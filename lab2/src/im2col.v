==> flow/design.v <==
`timescale 1ns / 1ps
module im2col #(
    parameter IMG_W       = 8,
    parameter IMG_H       = 8,
    parameter DATA_WIDTH  = 8,
    parameter ADDR_WIDTH  = 32,
    parameter FILTER_SIZE = 3,
    parameter IMG_BASE    = 16'h0000,
    parameter IM2COL_BASE = 16'h2000
) (
    input clk,
    input rst,
    input  [DATA_WIDTH-1:0] data_rd,
    output [DATA_WIDTH-1:0] data_wr,
    output [ADDR_WIDTH-1:0] addr_wr,
    output [ADDR_WIDTH-1:0] addr_rd,
    output reg done,
    output reg mem_wr_en
);
  localparam IMG_H_WIDTH   = (IMG_H == 1 ? 1:$clog2(IMG_H));
  localparam IMG_W_WIDTH   = (IMG_W == 1 ? 1:$clog2(IMG_W));
  localparam IMG_WIDTH     = ((IMG_W * IMG_H) == 1 ? 1:$clog2(IMG_W * IMG_H));
  localparam FILTER_WIDTH  = $clog2(FILTER_SIZE)+1;
  localparam FILTER2_WIDTH = $clog2(FILTER_SIZE * FILTER_SIZE)+1;
  localparam FILTER_MID    = (FILTER_SIZE - 1) / 2;
  reg [DATA_WIDTH-1:0]    img [IMG_H-1:0][IMG_W-1:0];
  reg [ADDR_WIDTH-1:0]    rd_addr;
  reg [ADDR_WIDTH-1:0]    wt_addr;
  reg [IMG_WIDTH-1:0]     pixel_cnt;
  reg [FILTER2_WIDTH-1:0] kernel_cnt;
  reg [DATA_WIDTH-1:0]    data;
  reg [1:0]               mode;
  wire [IMG_H_WIDTH-1:0]  pixel_row;
  wire [IMG_W_WIDTH-1:0]  pixel_col;
  wire [FILTER_WIDTH-1:0] kernel_row;
  wire [FILTER_WIDTH-1:0] kernel_col;
  wire [IMG_WIDTH-1:0]     _pixel_row;
  wire [IMG_WIDTH-1:0]     _pixel_col;
  wire [FILTER2_WIDTH-1:0] _kernel_row;
  wire [FILTER2_WIDTH-1:0] _kernel_col;
  assign _pixel_row  = (pixel_cnt / IMG_W);
  assign pixel_row   = _pixel_row[IMG_H_WIDTH-1:0];
  assign _pixel_col  = pixel_cnt % IMG_W;
  assign pixel_col   = _pixel_col[IMG_W_WIDTH-1:0];
  assign _kernel_row = kernel_cnt / FILTER_SIZE;
  assign kernel_row  = _kernel_row[FILTER_WIDTH-1:0];
  assign _kernel_col = kernel_cnt % FILTER_SIZE;
  assign kernel_col  = _kernel_col[FILTER_WIDTH-1:0];
  assign data_wr = data;
  assign addr_wr = wt_addr;
  assign addr_rd = rd_addr;
  always @(posedge clk or posedge rst) begin
    if(rst) begin
      done       <= 1'b0;
      mem_wr_en  <= 1'b0;
      mode       <= 2'b0;
      rd_addr    <= IMG_BASE;
      wt_addr    <= IM2COL_BASE - 1;
      pixel_cnt  <= 0;
      kernel_cnt <= 0;
    end else begin
      if (mode == 2'b0) begin
        rd_addr <= IMG_BASE + pixel_cnt *1 + 1;
        mode    <= 2'b1;
      end else if (mode == 2'b1) begin
        pixel_cnt <= pixel_cnt + 1;
        rd_addr   <= IMG_BASE + pixel_cnt *1 + 2;
        img[pixel_row][pixel_col] <= data_rd;
        mode <= 2'b10;
      end else if (mode == 2'b10) begin
        if (pixel_cnt < IMG_W*IMG_H) begin
          rd_addr <= IMG_BASE + pixel_cnt *1 + 2;
          img[pixel_row][pixel_col] <= data_rd;
          pixel_cnt <= pixel_cnt + 1;
        end else begin
          pixel_cnt <= 0;
          mode      <= 2'b11;
        end
      end else if (mode == 2'b11) begin
        if (pixel_cnt < IMG_W*IMG_H) begin
          mem_wr_en <= 1'b1;
          wt_addr   <= wt_addr + 1;
          if (kernel_cnt < FILTER_SIZE*FILTER_SIZE-1) begin
            kernel_cnt <= kernel_cnt + 1;
          end else begin
            kernel_cnt <= 0;
            pixel_cnt  <= pixel_cnt + 1;
          end
          if (FILTER_MID <= pixel_row*1 + kernel_row*1 && pixel_row*1 + kernel_row*1 < IMG_H + FILTER_MID && FILTER_MID <= pixel_col*1 + kernel_col*1 && pixel_col*1 + kernel_col*1 < IMG_W + FILTER_MID) begin
            data <= img[kernel_row + pixel_row*1 - FILTER_MID][kernel_col + pixel_col*1 - FILTER_MID];
          end else begin
            data <= 0;
          end
        end else begin
          mem_wr_en <= 1'b0;
          done      <= 1'b1;
        end
      end
    end
  end
endmodule
======== Reports on im2col ========
What the tools print for im2col, step after step.
Line numbers count from 1 in the design file above.
Library cell names are shortened.
A cell with n/a has no value.
inputs
  design top .............................. im2col
  clock ................................... clk
  library ................................. sky130hd
  timing corner ........................... tt_025C_1v80

======== Word level ========
Counts by Yosys on the flattened word-level netlist (proc, flatten, opt, wreduce). Print and check cells are left out.
storage and ports
  register bits after elaboration ......... 599
  word-level cells ........................ 526
  bits of input ports ..................... 10
  output and inout port bits .............. 74
cells by class
  add/sub/neg operators ................... 17
  eq/ne operators ......................... 131
  reductions and logical operators ........ 20
  $lt $le $gt $ge ......................... 6
  div/mod/pow operators ................... 2
  mux-type cells .......................... 273
  bitwise logic cells ..................... 5
operators with widths
  operator                                                         number
  two-way mux 8 bit                                                256
  parallel mux 8 bit (select 64 bit)                               1
  equality test 6 bit (second input constant)                      64
  equality test 6 x 5 -> 1 bit (second input constant)             32
  two-way mux 32 bit                                               4
  equality test 6 x 4 -> 1 bit (second input constant)             16
  less-or-equal comparator 1 x 32 -> 1 bit (first input constant)  2
  divider 5 x 2 -> 32 bit (second input constant)                  1
  modulo 5 x 2 -> 32 bit (second input constant)                   1
  equality test 6 x 3 -> 1 bit (second input constant)             8
  two-way mux 6 bit                                                6
  adder 32 x 1 -> 32 bit (second input constant)                   1
  equality test 6 x 2 -> 1 bit (second input constant)             4
  adder 3 x 3 -> 4 bit                                             3
  nonzero test 3 bit                                               4
  AND reduction 4 bit                                              3
  equality test 6 x 1 -> 1 bit (second input constant)             2
  zero test 6 bit                                                  2
  AND reduction 5 bit                                              2
  less-than comparator 4 bit (second input constant)               2
  two-way mux 2 bit                                                4
  adder 6 x 1 -> 7 bit (second input constant)                     1
  adder 6 x 2 -> 7 bit (second input constant)                     1
  less-than comparator 6 x 7 -> 1 bit (second input constant)      1
  inequality test 3 bit (second input constant)                    2
  subtractor 4 x 5 -> 6 bit (first input constant)                 1
  adder 6 x 1 -> 6 bit (second input constant)                     1
  adder 6 x 4 -> 6 bit                                             1
Other operator kinds: 19; their cells: 28.

======== Depth ========
Yosys ltp: most cells in a row. Word level: on the elaborated netlist, between registers, memories and ports. Mapped: between sequential cells and ports; inverters and the memories' decode and read muxes count.
logic depth
  depth in word-level cells ............... 7
  ABC_AREA ................................ 1
  gate-level depth with buffers ........... 7
  gate-level depth less buffers ........... 7

======== Mapped cells and area ========
Yosys stat after the flow's synthesis: flattened, memories mapped to cells. It holds for the ABC_AREA given above (unset counts as 0); a run with the other value may have another netlist.
Totals and module areas in this step are rounded.
cells by type
  type      number  total area (sq um)
  buf_4     67      502.982
  dfrtp_1   15      375.36
  nand2_1   32      120.115
  nand3_1   9       45.043
  nor2_1    9       33.782
  dfstp_2   1       26.275
  inv_1     7       26.275
  ha_1      2       25.024
  nand2_4   2       22.522
  nand4_1   2       12.512
  nor2_4    1       11.261
  buf_2     2       10.01
  o21ai_0   2       10.01
  o221ai_1  1       8.758
  xor2_1    1       8.758
  conb_1    2       7.507
  inv_2     2       7.507
  nand3b_1  1       7.507
Not listed: further types 6, cells in them 6.
mapped netlist
  flip-flop cells ......................... 16
  area of sequential cells ................ 402 sq um
  chip area (Yosys) ....................... 1300 sq um
  cells in the netlist .................... 164
  buffers ................................. 69

======== Timing after synthesis ========
Source: OpenSTA report_checks on the synthesized netlist (no wires, ideal clock, input and output delay 20% of the period each), path of least setup slack; recovery checks are left aside. Register names are those of the netlist, which keeps one name where synthesis merged equal registers.
timing path post-synthesis
  path kind ............................... register to register
  start point ............................. reg pixel_cnt[1]
  end point ............................... reg rd_addr[4]
  stages .................................. 7
  buffers on the path ..................... 0
  clock period ............................ 1.3 ns
  library setup time ...................... 0.117 ns
  path slack .............................. 0.208 ns
  data required time ...................... 1.183 ns
  data arrival time ....................... 0.975 ns
  delay of the path ....................... 1.092 ns
  time at the first pin ................... 0.000 ns
  synthesis period reached ................ 1.092 ns
"delay of the path" is the arrival time less input delay plus setup time.
"stages" counts driving pins, that of a launching flip-flop among them; a cell with two outputs on the path counts twice.
"synthesis period reached" = period - worst setup slack (recovery checks aside). The figure is calculated, with input and output delays left at 20% of the set period.
The rows between start and end are the longest chain of elaborated cells between them; the timing report does not say that the signal goes this way. Where chains are equally long, one stands for them.
Each line given opens the expression or statement behind the cell; cells for indexed reads and writes are added by Yosys, which also makes memories of some case tables.
A register here has more assigning lines than the two given.
between the ends, post-synthesis
  path through ............................ dfrtp_1 ha_1 nand3_1 nand2_1 nand3_1 nand3_1 nand2_1
  cells in the longest elaborated chain ... 5
  elaborated cells between the ends (all ways) .. 9
  classes of those cells .................. add/sub: 2; compare: 1; mux: 4; reduce/logical: 2
ends and longest elaborated chain, post-synthesis
  element               line  source
  from (decl)           29    reg [IMG_WIDTH-1:0]     pixel_cnt;
  from (assign)         66    pixel_cnt <= pixel_cnt + 1;
  from (assign)         74    pixel_cnt <= pixel_cnt + 1;
  adder 6 x 2 -> 7 bit  72    rd_addr <= IMG_BASE + pixel_cnt *1 + 2;
  two-way mux 32 bit    71    if (pixel_cnt < IMG_W*IMG_H) begin
  two-way mux 32 bit    70    end else if (mode == 2'b10) begin
  two-way mux 32 bit    65    end else if (mode == 2'b1) begin
  two-way mux 32 bit    62    if (mode == 2'b0) begin
  to (assign)           63    rd_addr <= IMG_BASE + pixel_cnt *1 + 1;
  to (assign)           67    rd_addr   <= IMG_BASE + pixel_cnt *1 + 2;
  to (decl)             27    reg [ADDR_WIDTH-1:0]    rd_addr;

FLOW RESULTS
============

im2col: 2 stored runs of the Yosys and OpenROAD flow on sky130hd. The settings differ; the order carries no meaning. The constraints put input and output delay at 20% of the set period each and load the outputs with 0.01 pF.

---- run A ----
settings
  period_ns = 1.31
  CORE_UTILIZATION = 56
  SETUP_SLACK_MARGIN = 0.22
  PLACE_DENSITY_LB_ADDON = 0.1
  CELL_PAD_IN_SITES_GLOBAL_PLACEMENT = 3
  TNS_END_PERCENT = 95
  ABC_AREA = 1
  CTS_CLUSTER_SIZE = 66
  CAP_MARGIN = 0
  MAX_ROUTING_LAYER = met5
  CORE_MARGIN = 2
  SLEW_MARGIN = 20
results
  no final report: placement broke off with FLW-0024

---- run B ----
settings
  period_ns = 1.42
  CORE_UTILIZATION = 61
  CELL_PAD_IN_SITES_DETAIL_PLACEMENT = 2
  TNS_END_PERCENT = 20
  GPL_TIMING_DRIVEN = 0
  CAP_MARGIN = 40
  SLEW_MARGIN = 5
  MAX_ROUTING_LAYER = met5
  CORE_MARGIN = 2
results
  no final report: placement broke off with DPL-0033
